==> flow/design.v <==
module Adder #(
  parameter Width = 8
)
(
  input   [Width-1:0] A,
  input   [Width-1:0] B,
  output  [Width-1:0] Result,
  output              Cout
);	
   wire [Width:0]     Carry;
   assign Carry[0] = 1'b0;
   assign Cout = Carry[Width];
   genvar i;
	generate for (i = 0; i < Width; i = i+1)
		begin: ripple
			FA fa(
				.A(A[i]),
				.B(B[i]),
				.Cin(Carry[i]),
				.Sum(Result[i]),
				.Cout(Carry[i+1])
			);
		end
	endgenerate
endmodule
module BehavioralAdder #(
  parameter Width = 16
)
(
  input   [Width-1:0] A,
  input   [Width-1:0] B,
  output  [Width-1:0] Result,
  output              Cout
);
  assign {Cout, Result} = A + B;
endmodule
module FA(
    input A, B, Cin,
    output Sum, Cout
);
   wire temp_1, temp_2, temp_3;
	xor (temp_1, A, B);
	xor (Sum, temp_1, Cin);
	and (temp_2, Cin, temp_1);
	and (temp_3, A, B);
	or (Cout, temp_2, temp_3);
endmodule
module ml505top (
   input  [3:0] KEY,
   input  clock_50MHz,
   output [3:0] LED
);
wire [4:0] LED_inv;
assign LED[1:0] = ~LED_inv[1:0];  
FA fa(
	.A(~KEY[0]),
   .B(~KEY[1]),
	.Cin(~KEY[2]),
	.Sum(LED_inv[0]),
	.Cout(LED_inv[1])
);
parameter Width   = 8;
localparam CWidth = Width*2;
wire                Clock;
wire                Reset;
reg [CWidth-1:0]    Count;
wire [Width-1:0]    CUTResult;
wire [Width-1:0]    ExpectedResult;
wire                CUTCout;
wire                ExpectedCout;	
assign Clock = clock_50MHz;
assign Reset = KEY[3] | KEY[2] | KEY[1] | KEY[0];
Adder #(.Width(Width)) CUT (
.A(Count[CWidth-1:Width]),
.B(Count[Width-1:0]),
.Result(CUTResult),
.Cout(CUTCout)
);
BehavioralAdder #(.Width(Width)) Solution (
.A(Count[CWidth-1:Width]),
.B(Count[Width-1:0]),
.Result(ExpectedResult),
.Cout(ExpectedCout)
);
always @(posedge Clock) begin
if(Reset) Count <= {CWidth{1'b0}};
else if ((Count != {CWidth{1'b1}}) && LED[2]) Count <= Count + 1'b1;
end
assign LED[2] = CUTResult == ExpectedResult && CUTCout == ExpectedCout;
assign LED[3] = {~LED[2]};
endmodule
; Reports on ml505top
; The steps from the RTL of ml505top to its reports follow in flow order.
; Lines are those of the file above, counted from 1.
; Library cell names are shortened.
; A cell with -- has no value.
[design]
top_module = ml505top
clock_port = clock_50MHz
cell_library = sky130hd
corner = tt_025C_1v80

; After elaboration
; Counts by Yosys on the flattened word-level netlist (proc, flatten, opt, wreduce; memories kept). Register bits leave out memories and registers merged into their read ports (data or address); mux counts leave out enables and synchronous resets folded into registers. Print and check cells are left out. Cells with the same type and inputs are merged into one.
[word_totals]
ff_bits = 16
latch_bits = 0
ram_bits = 0
romBits = 0
clocked_rd_ports_x_width = 0
n_memories = 0
out_inout_bits = 4
elab_cells = 58
[op_classes]
n_addsub = 2
n_mul = 0
div = 0
n_cmp = 0
eq_ne = 3
n_shift = 0
muxes = 0
bitwise = 50
reduce_logical = 2
[ops]
columns = operator, count
row1 = 1-bit bitwise AND, 17
row2 = 1-bit bitwise XOR, 17
row3 = 16-bit by 1-bit adder with 16-bit output (second input constant), 1
row4 = 16-bit inequality test (second input constant), 1
row5 = 1-bit OR, 11
row6 = 8-bit by 8-bit adder with 9-bit output, 1
row7 = 8-bit == test, 1
row8 = 1-bit inverter, 4
row9 = 1-bit logical AND, 2
row10 = 2-bit inverter, 1
row11 = 1-bit == test, 1

; Longest topological paths
; Depth = most cells in a row (Yosys ltp): at word level without a register or memory, in the mapped netlist without a sequential cell, where the memories' decode and read muxes count.
[depth]
word_depth = 18
ABC_AREA = 0
mapped_depth = 17

; Netlist
; The flow's flattened synthesis, as Yosys stat reports it; memories are mapped. The netlist is that of the ABC_AREA named above (0 if unset); the other value can give another one.
; The area totals of this step are shown rounded.
[types]
columns = type, count
row1 = dfxtp_1, 16
row2 = fa_1, 6
row3 = ha_1, 8
row4 = mux2i_1, 9
row5 = nand3_1, 12
row6 = nand2_1, 14
row7 = a21oi_1, 9
row8 = or4_1, 6
row9 = nor2_1, 11
row10 = o31ai_1, 5
row11 = xor2_1, 4
row12 = inv_1, 8
row13 = nor4b_2, 2
row14 = a2111oi_4, 1
row15 = a31oi_1, 4
row16 = and3_1, 4
row17 = buf_6, 2
row18 = xnor3_1, 1
; Not listed: further types 33, cells in them 45.
[mapped]
mapped_cells = 167
area_um2 = 1480
sequential_area_um2 = 320
ffs = 16
buffers = 4
; By module: a second synthesis without flattening, with its own total; a netlist apart from the flattened one above.
[hier_totals]
cells_unflattened = 178
hier_area_um2 = 1530
; Rows give one instance, submodules left out.
[modules]
columns = module, instances, cells, mod_area_um2
row1 = ml505top, 1, 126, 1020
row2 = BehavioralAdder #(Width=8), 1, 42, 324
row3 = FA, 9, 1, 20.0
row4 = Adder #(Width=8), 1, 1, 3.8

; Timing after synthesis
; Path of least setup slack by OpenSTA after synthesis, without wires, with an ideal clock, recovery checks aside; 20% of the period is set as input and as output delay. Where synthesis merged equal registers, the netlist keeps one of their names.
[synth_timing]
kind = register -> output
startpoint = reg Count[1]
endpoint = out LED[3]
period_ns = 8.15
out_delay_ns = 1.630
t_arrival_ns = 4.164
setup_slack_ns = 2.356
path_delay_ns = 4.164
driving_pins = 16
period_less_setup_slack_ns = 5.794
; "path_delay_ns" is the arrival time less input delay plus setup time.
; A path that ends at an output port has no setup time.
; "driving_pins": output pins that drive a net of the path, with the launching flip-flop's if there is one; two outputs of one cell count as two.
; "period_less_setup_slack_ns" = period - worst setup slack (recovery checks aside). The figure is calculated, with input and output delays left at 20% of the set period.
; The rows between start and end are the longest chain of elaborated cells between them; the timing report does not say that the signal goes this way. Where chains are equally long, one stands for them.
; A line is the first line of the expression or statement that the cell stems from. Yosys adds cells for indexed reads and writes and turns some case tables into memories.
[synth_via]
path_cell_list = dfxtp_1 -> ha_1 -> a31o_2 -> a21oi_2 -> fa_1 -> inv_1 -> fa_1 -> fa_1 -> fa_1 -> fa_1 -> xor2_1 -> or3_1 -> o211ai_1 -> nor3b_1 -> nor3_1 -> inv_1
elab_chain_len = 18
cone_cells = 28
cone_lines = 8
cone_classes = add/sub (1); eq/ne (2); logic (24); reduce/logical (1)
[synth_rtl]
columns = item, line_no
row1 = start: declaration, 66  ; reg [CWidth-1:0]    Count;
row2 = start: assignment, 86  ; if(Reset) Count <= {CWidth{1'b0}};
row3 = start: assignment, 87  ; else if ((Count != {CWidth{1'b1}}) && LED[2]) Count <= Count + 1'b1;
row4 = 1-bit bitwise XOR, 42  ; xor (temp_1, A, B);
row5 = 1-bit bitwise AND, 44  ; and (temp_2, Cin, temp_1);
row6 = 1-bit OR, 46  ; or (Cout, temp_2, temp_3);
row7 = 1-bit bitwise AND, 44
row8 = 1-bit OR, 46
row9 = 1-bit bitwise AND, 44
row10 = 1-bit OR, 46
row11 = [... 4 more ...], --
row12 = 1-bit bitwise AND, 44
row13 = 1-bit OR, 46
row14 = 1-bit bitwise AND, 44
row15 = 1-bit OR, 46
row16 = 1-bit == test, 89  ; assign LED[2] = CUTResult == ExpectedResult && CUTCout == ExpectedCout;
row17 = 1-bit logical AND, 89
row18 = 1-bit inverter, 90  ; assign LED[3] = {~LED[2]};
row19 = end: declaration, 51  ; output [3:0] LED
; Nets of the timed path that keep an RTL name, with a line that drives or declares them; the list need not be complete.
[synth_named_nets]
columns = signal, line_no
row1 = LED[2], 89

; Path in the finished layout
; Path of least setup slack in the final report of run A (OpenROAD, finished layout, wires in). Where an end is a register, its clock arrival counts in the times.
[layout_timing]
kind = register -> output
startpoint = reg Count[1]
endpoint = out LED[2]
period_ns = 6.01
out_delay_ns = 1.20
t_arrival_ns = 4.80
setup_slack_ns = 0.01
driving_pins = 16
; The rows between start and end are the longest chain of elaborated cells between them; the timing report does not say that the signal goes this way. Where chains are equally long, one stands for them.
[layout_via]
path_cell_list = dfxtp_1 -> ha_1 -> a31o_2 -> a21oi_2 -> fa_1 -> inv_1 -> fa_1 -> fa_1 -> fa_1 -> fa_1 -> xor2_1 -> nand2_1 -> o211ai_1 -> nor3b_2 -> nor3_2 -> clkdlybuf4s50_1
elab_chain_len = 17
cone_cells = 27
cone_lines = 7
cone_classes = add/sub (1); eq/ne (2); logic (23); reduce/logical (1)
[layout_rtl]
columns = item, line_no
row1 = start: declaration, 66  ; reg [CWidth-1:0]    Count;
row2 = start: assignment, 86  ; if(Reset) Count <= {CWidth{1'b0}};
row3 = start: assignment, 87  ; else if ((Count != {CWidth{1'b1}}) && LED[2]) Count <= Count + 1'b1;
row4 = 1-bit bitwise XOR, 42  ; xor (temp_1, A, B);
row5 = 1-bit bitwise AND, 44  ; and (temp_2, Cin, temp_1);
row6 = 1-bit OR, 46  ; or (Cout, temp_2, temp_3);
row7 = 1-bit bitwise AND, 44
row8 = 1-bit OR, 46
row9 = 1-bit bitwise AND, 44
row10 = 1-bit OR, 46
row11 = [... 3 more ...], --
row12 = 1-bit OR, 46
row13 = 1-bit bitwise AND, 44
row14 = 1-bit OR, 46
row15 = 1-bit bitwise AND, 44
row16 = 1-bit OR, 46
row17 = 1-bit == test, 89  ; assign LED[2] = CUTResult == ExpectedResult && CUTCout == ExpectedCout;
row18 = 1-bit logical AND, 89
row19 = end: declaration, 51  ; output [3:0] LED

Ticket comment

Record of 2 stored runs of the RTL-to-layout flow on ml505top, platform sky130hd. The runs are unordered. Constraints: input delay and output delay 20% of the set period each, output load 0.01 pF.
"period_less_ws_ns": clock period set for the run, less the worst setup slack. It is reckoned from that one timing run; input and output delays stay at 20% of the period that was set.
By "worst_path_ns" is meant the share of the clock period that the worst setup path is allowed (20% is reserved at inputs, 20% at outputs), minus its slack. Clock arrival times at its registers enter into it.
"power.total_mw" rests on the timing tool's default activity at the inputs, not on a simulated workload.
The results are shown rounded.

# run A
==> flow/run.sh <==
#!/bin/bash
# the make line also repeats the synthesis and layout settings of config.mk as NAME=value (left out here)
make -C /OpenROAD-flow-scripts/flow DESIGN_CONFIG=/design/flow/config.mk WORK_HOME=/design/flow/orfs CLKGATE_MAP_FILE= finish
==> flow/config.mk <==
export PLATFORM = sky130hd
export DESIGN_NAME = ml505top
export DESIGN_NICKNAME = ml505top
export VERILOG_FILES = /design/flow/design.v
export SDC_FILE = /design/flow/constraint.sdc
export NUM_CORES = 4
export LEC_CHECK = 0
export CAP_MARGIN = 20
export CORE_MARGIN = 2
export CORE_UTILIZATION = 40
export SETUP_SLACK_MARGIN = -0.31
export SLEW_MARGIN = 20
==> flow/constraint.sdc <==
create_clock -name core_clock -period 6.01 [get_ports {clock_50MHz}]
set_input_delay 1.2020 -clock core_clock [delete_from_list [all_inputs] [get_ports {clock_50MHz}]]
set_output_delay 1.2020 -clock core_clock [all_outputs]
set_load 0.01 [all_outputs]

==> run A: results <==
period_less_ws_ns=6.003
timing.setup.tns_ns=0.000
timing.setup.ws_ns=0.007
finalUtil_frac=0.461
design.die.area_um2=4210
worst_path_ns=4.80
critical_path_type="register -> output"
post_route_stdcell_area_um2=1660
power.total_mw=0.197
final_hold_ws_ns=0.497
synth_area_um2=1480

# run B
==> flow/run.sh <==
#!/bin/bash
# the make line also repeats the synthesis and layout settings of config.mk as NAME=value (left out here)
make -C /OpenROAD-flow-scripts/flow DESIGN_CONFIG=/design/flow/config.mk WORK_HOME=/design/flow/orfs CLKGATE_MAP_FILE= finish
==> flow/config.mk <==
export PLATFORM = sky130hd
export DESIGN_NAME = ml505top
export DESIGN_NICKNAME = ml505top
export VERILOG_FILES = /design/flow/design.v
export SDC_FILE = /design/flow/constraint.sdc
export NUM_CORES = 4
export LEC_CHECK = 0
export CAP_MARGIN = 20
export CORE_MARGIN = 2
export CORE_UTILIZATION = 18
export GPL_ROUTABILITY_DRIVEN = 1
export MAX_ROUTING_LAYER = met5
export PLACE_DENSITY = 0.92
export SLEW_MARGIN = 20
export TNS_END_PERCENT = 90
==> flow/constraint.sdc <==
create_clock -name core_clock -period 4.15 [get_ports {clock_50MHz}]
set_input_delay 0.8300 -clock core_clock [delete_from_list [all_inputs] [get_ports {clock_50MHz}]]
set_output_delay 0.8300 -clock core_clock [all_outputs]
set_load 0.01 [all_outputs]

==> run B: results <==
period_less_ws_ns=4.968
timing.setup.tns_ns=-8.73
timing.setup.ws_ns=-0.818
finalUtil_frac=0.277
design.die.area_um2=8990
worst_path_ns=4.14
critical_path_type="register -> output"
post_route_stdcell_area_um2=2240
power.total_mw=0.316
final_hold_ws_ns=0.573
synth_area_um2=1480
